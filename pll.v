==> flow/design.v <==
`timescale 1ns / 1ps
module pll_top #(
parameter WIDTH = 16
)(
    input  wire clk,
    input  wire ext_rst,
    input  wire ref_sig,
    output wire pll_out
);
    wire [WIDTH-1:0] accum_var;
    wire [WIDTH-1:0] phase;
    wire signed [WIDTH-1:0] tdc;
    wire valid;
    wire cmp_sig;
    assign cmp_sig = pll_out;
    pd #(.WIDTH(WIDTH)) u_pd (
        .ref_sig(ref_sig),
        .cmp_sig(cmp_sig),
        .clk(clk),
        .ext_rst(ext_rst),
        .tdc(tdc),
        .valid(valid)
    );
    lf #(.WIDTH(WIDTH)) u_lf (
        .clk(clk),
        .ext_rst(ext_rst),
        .valid(valid),
        .tdc(tdc),
        .accum_var(accum_var)
    );
    nco #(.WIDTH(WIDTH)) u_nco (
        .clk(clk),
        .ext_rst(ext_rst),
        .accum_var(accum_var),
        .sig_out(pll_out),
        .phase(phase)
    );
endmodule    
module pd #(
parameter WIDTH = 16
)(
    input wire ref_sig,
    input wire cmp_sig,
    input clk,
    input ext_rst,
    output reg signed [WIDTH-1:0] tdc,
    output reg valid  
);
    reg ref_1;
    reg ref_2; 
    reg cmp_1;
    reg cmp_2;
    reg ref_prev;
    reg cmp_prev;
    reg counting;
    reg [WIDTH-1:0] counter;
    reg first_ref;
    always @ (posedge clk or posedge ext_rst) begin       
        if (ext_rst) begin
            ref_1 <= 0;
            ref_2 <= 0;
            cmp_1 <= 0;
            cmp_2 <= 0;
        end else begin
            ref_1 <= ref_sig;
            ref_2 <= ref_1;
            cmp_1 <= cmp_sig;
            cmp_2 <= cmp_1;            
        end
    end       
    always @ (posedge clk or posedge ext_rst) begin
        if (ext_rst) begin
            ref_prev <= 0;
            cmp_prev <= 0;
            first_ref <= 0;
        end else begin
            ref_prev <= ref_2; 
            cmp_prev <= cmp_2;    
        end
    end
    wire ref_rise;
    wire cmp_rise;
    assign ref_rise = (ref_2 & ~ref_prev);
    assign cmp_rise = (cmp_2 & ~cmp_prev);   
    always @ (posedge clk or posedge ext_rst) begin
        if (ext_rst) begin     
            counter <= 0;
            counting <= 0;
            tdc <= 0;
            valid <= 0;
        end else begin
            valid <= 0;    
            if (counting) begin
                counter <= counter + 1'b1;
            end            
            if (!counting && (ref_rise || cmp_rise)) begin
                counting <= 1'b1;
                counter <= 0;
                first_ref <= ref_rise;
            end
            if (counting) begin
                if (first_ref && cmp_rise) begin
                    counting <= 1'b0;
                    tdc <=  $signed(counter);   
                    valid <= 1'b1;
                end else if (!first_ref && ref_rise) begin
                    counting <= 1'b0;
                    tdc <= -$signed(counter);   
                    valid <= 1'b1;
                end
            end    
        end
    end
endmodule
module lf#(
    parameter WIDTH = 16,
    parameter [WIDTH-1:0] SPEED_MAX = 16'hFFFF,
    parameter [WIDTH-1:0] SPEED_MIN = 16'h0000,
    parameter [WIDTH-1:0] SPEED_DEF = 16'h1000,
    parameter [WIDTH-1:0] bit_incr  = 16'd16,
    parameter [WIDTH-1:0] ACCUM_MIN = 16'd4000,
    parameter [WIDTH-1:0] ACCUM_MAX = 16'd12000,
    parameter integer P_SHIFT = 4,
    parameter integer I_SHIFT = 8
)(
    input clk,
    input ext_rst,
    input valid,
    input  wire signed [WIDTH-1:0] tdc,
    output reg [WIDTH-1:0] accum_var
);
reg signed [WIDTH:0] accum_prev;
reg signed [WIDTH:0] i_sum;
wire signed [WIDTH:0] i_calc;
wire signed [WIDTH:0] accum_calc;
wire signed [WIDTH:0] i_term;
wire signed [WIDTH:0] p_term;
assign i_term = $signed(tdc) >>> I_SHIFT;
assign p_term = $signed(tdc) >>> P_SHIFT;
assign i_calc  = i_sum + i_term;
assign accum_calc = accum_prev + p_term + i_term;
always @ (posedge clk or posedge ext_rst) begin
    if (ext_rst) begin
        accum_var  <= (ACCUM_MIN + ACCUM_MAX)/2;
        accum_prev <= $signed({1'b0, (ACCUM_MIN + ACCUM_MAX)/2});
        i_sum      <= 0;
    end else if (valid) begin
        i_sum      <= i_calc;
        if (accum_calc < $signed({1'b0, ACCUM_MIN})) begin  
            accum_var <= ACCUM_MIN;
            accum_prev <= $signed({1'b0, ACCUM_MIN});
        end else if (accum_calc > $signed({1'b0, ACCUM_MAX})) begin  
            accum_var <= ACCUM_MAX;
            accum_prev <= $signed({1'b0, ACCUM_MAX});
        end else begin
            accum_var <= accum_calc[WIDTH-1:0];
            accum_prev <= accum_calc;       
        end
    end
end
endmodule
module nco #(
    parameter WIDTH = 16
)(
    input clk, 
    input ext_rst,
    input [WIDTH-1:0] accum_var,
    output reg sig_out,
    output reg [WIDTH-1:0] phase
);
    wire [WIDTH-1:0] updated_phase;
    assign updated_phase = phase + accum_var;
    always @ (posedge clk or posedge ext_rst) begin
        if (ext_rst) begin
            sig_out <= 1'b0;
            phase <= 0;
        end else begin
            phase <= updated_phase;
            sig_out <= updated_phase[WIDTH-1];
        end
    end
endmodule
# Tool chain data of pll_top
# Tool output for the design above, in the order of the flow.
# Lines are those of the file above, counted from 1.
# Cell names lack the library's common part.
# A cell with -- has no value.
# design
design	pll_top
clock	clk
lib	sky130hd
pvt_corner	tt_025C_1v80

# Word level
# Counts by Yosys on the flattened word-level netlist (proc, flatten, opt, wreduce; memories kept). Register bits leave out memories and registers merged into their read ports (data or address). Print and check cells are left out. Cells with the same type and inputs are merged into one.
# op_classes
n_logic	4
reduce_and_logical	5
compare	2
muxes	12
add_sub_neg	5
# ops
cell	n
two-way mux 16 bit	5
two-way mux 17 bit	2
adder 17 x 12 -> 17 bit	1
less-than comparator 17 x 13 -> 1 bit with constant B	1
greater-than comparator 17 x 15 -> 1 bit with constant B	1
adder 17 x 8 -> 17 bit	1
adder 16 x 1 -> 16 bit with constant B	1
adder 16 bit	1
negator 16 bit	1
two-way mux 1 bit	5
bitwise AND 1 bit	2
inverter 1 bit	2
AND reduction 2 bit	1
nonzero test 2 bit	1
logical AND 1 bit	1
logical OR 1 bit	1
logical NOT 1 bit	1
# word_totals
word_cells	42
register_bits	90

# Longest topological paths
# Yosys ltp: most cells in a row. Word level: on the elaborated netlist, between registers, memories and ports. Mapped: between sequential cells and ports; inverters and the memories' decode and read muxes count.
# logic_depth
ltp_word	7
ABC_AREA	0
mapped_depth	13

# Synthesis result
# Yosys stat after the flow's synthesis: flattened, memories mapped to cells. It holds for the ABC_AREA given above (unset counts as 0); a run with the other value may have another netlist.
# synth_totals
seqArea_um2	1734.2
cell_count	481
mapped_area_um2	4640.7
buffers	15
flip_flops	69
# by_type
type	n
dfrtp_1	63
ha_1	35
fa_1	13
o21ai_0	36
xnor2_1	20
dfstp_2	6
nand2_1	38
xor2_1	16
nor2_1	30
a21oi_1	22
inv_1	29
nand3_1	18
nor3_1	13
a21o_1	8
o22a_1	6
nand4_1	8
clkbuf_1	12
o21a_1	6
# Not listed: further types 48, cells in them 102.
# The figures by module come from a second, unflattened synthesis with its own total; it is not the netlist above.
# unflattened
cells_unflattened	487
area_unflattened_um2	4912.2
# Each row is one instance without its submodules.
# by_module
mod	area_um2	instances	cells	mod_seq_area_um2
lf (WIDTH=16)	1925.6	1	191	432.9
pd (WIDTH=16)	1850.5	1	180	1001.0
nco (WIDTH=16)	1136.1	1	116	400.4
pll_top	0.0	1	0	0.0

# Worst setup path after synthesis
# OpenSTA on the mapped netlist: ideal clock, no wires. The path of least setup slack (recovery checks aside). Input and output delay are each 20% of the period. Register names are those of the netlist, which keeps one name where synthesis merged equal registers.
# synth_path
kind	register -> register
start	register (name not given)
end	register u_lf.accum_var[5]
t_arrival_ns	3.276
n_path_buf	0
stages	14
delay_ns	3.397
required_ns	3.499
tclk_ns	3.62
setup_slack_ns	0.223
period_less_setup_slack_ns	3.397
# "delay_ns" = arrival - input delay + setup time.
# "stages": output pins that drive a net of the path, with the launching flip-flop's if there is one; two outputs of one cell count as two.
# "period_less_setup_slack_ns" = period - worst setup slack (recovery checks aside). The figure is calculated, with input and output delays left at 20% of the set period.
# A register here has more assigning lines than the two given.
# synth_between
cell_sequence	dfrtp_1 -> inv_1 -> fa_1 -> inv_1 -> ha_1 -> fa_1 -> a21o_1 -> a221o_1 -> a311oi_1 -> nor3_1 -> o311ai_0 -> o221a_2 -> nand4_4 -> o22a_1
# synth_lines
element	line_no	source
end: assignment	144	accum_var  <= (ACCUM_MIN + ACCUM_MAX)/2;
end: assignment	156	accum_var <= accum_calc[WIDTH-1:0];
end: declaration	130	output reg [WIDTH-1:0] accum_var
# No chain of elaborated cells between the ends is given.

# Path in the finished layout
# Path of least setup slack in the final report of run A (OpenROAD, finished layout, wires in). Where an end is a register, its clock arrival counts in the times.
# layout_path
kind	register -> register
start	register u_pd.tdc[9]
end	register u_lf.accum_var[7]
t_arrival_ns	3.75
n_path_buf	1
required_ns	3.31
tclk_ns	3.09
setup_slack_ns	-0.44
stages	14
# The rows between start and end are the longest chain of elaborated cells between them; the timing report does not say that the signal goes this way. Where chains are equally long, one stands for them.
# Each line given opens the expression or statement behind the cell; cells for indexed reads and writes are added by Yosys, which also makes memories of some case tables.
# A register here has more assigning lines than the two given.
# layout_between
cell_sequence	dfrtp_2 -> inv_2 -> fa_1 -> inv_1 -> ha_2 -> fa_2 -> a211oi_2 -> or4_4 -> and3_4 -> a311oi_4 -> buf_4 -> o221a_4 -> nand4_4 -> o22a_1
elab_chain_cells	5
cone_cells	6
lines_between	3
cone_classes	add/sub: 2; compare: 2; mux: 2
# layout_lines
element	line_no	source
start: declaration	46	output reg signed [WIDTH-1:0] tdc,
start: assignment	104	tdc <=  $signed(counter);
start: assignment	108	tdc <= -$signed(counter);
adder 17 x 12 -> 17 bit	141	assign accum_calc = accum_prev + p_term + i_term;
adder 17 x 8 -> 17 bit	141
greater-than comparator 17 x 15 -> 1 bit	152	end else if (accum_calc > $signed({1'b0, ACCUM_MAX})) begin
two-way mux 16 bit	152
two-way mux 16 bit	149	if (accum_calc < $signed({1'b0, ACCUM_MIN})) begin
end: assignment	144	accum_var  <= (ACCUM_MIN + ACCUM_MAX)/2;
end: assignment	156	accum_var <= accum_calc[WIDTH-1:0];
end: declaration	130	output reg [WIDTH-1:0] accum_var

# Settings and measured results of 2 stored flow runs for module pll_top (sky130hd), not sorted in any way. The constraints put input and output delay at 20% of the set period each and load the outputs with 0.01 pF.
# A setting shown as -- is not set for that run.
# Among the results, -- means that no value is shown for the run.
name,run A,run B
period_ns,3.09,2.07
CORE_UTILIZATION,36,68
SETUP_SLACK_MARGIN,-0.07,--
PLACE_DENSITY,0.7,0.93
ABC_AREA,0,0
GPL_TIMING_DRIVEN,0,1
CTS_CLUSTER_SIZE,76,--
CTS_CLUSTER_DIAMETER,280,85
MIN_ROUTING_LAYER,met2,--
CAP_MARGIN,20,5
CORE_MARGIN,2,6
SLEW_MARGIN,20,20
CORE_ASPECT_RATIO,--,1.05
GPL_ROUTABILITY_DRIVEN,--,1
timing.setup.ws_ns,-0.444,--
synthArea_um2,4640.7,--
die_footprint_um2,13814.5,--
worst_hold_slack_ns,0.355,--
utilization_pct,43.3,--
# Run B: no final report: routing broke off with GRT-0232
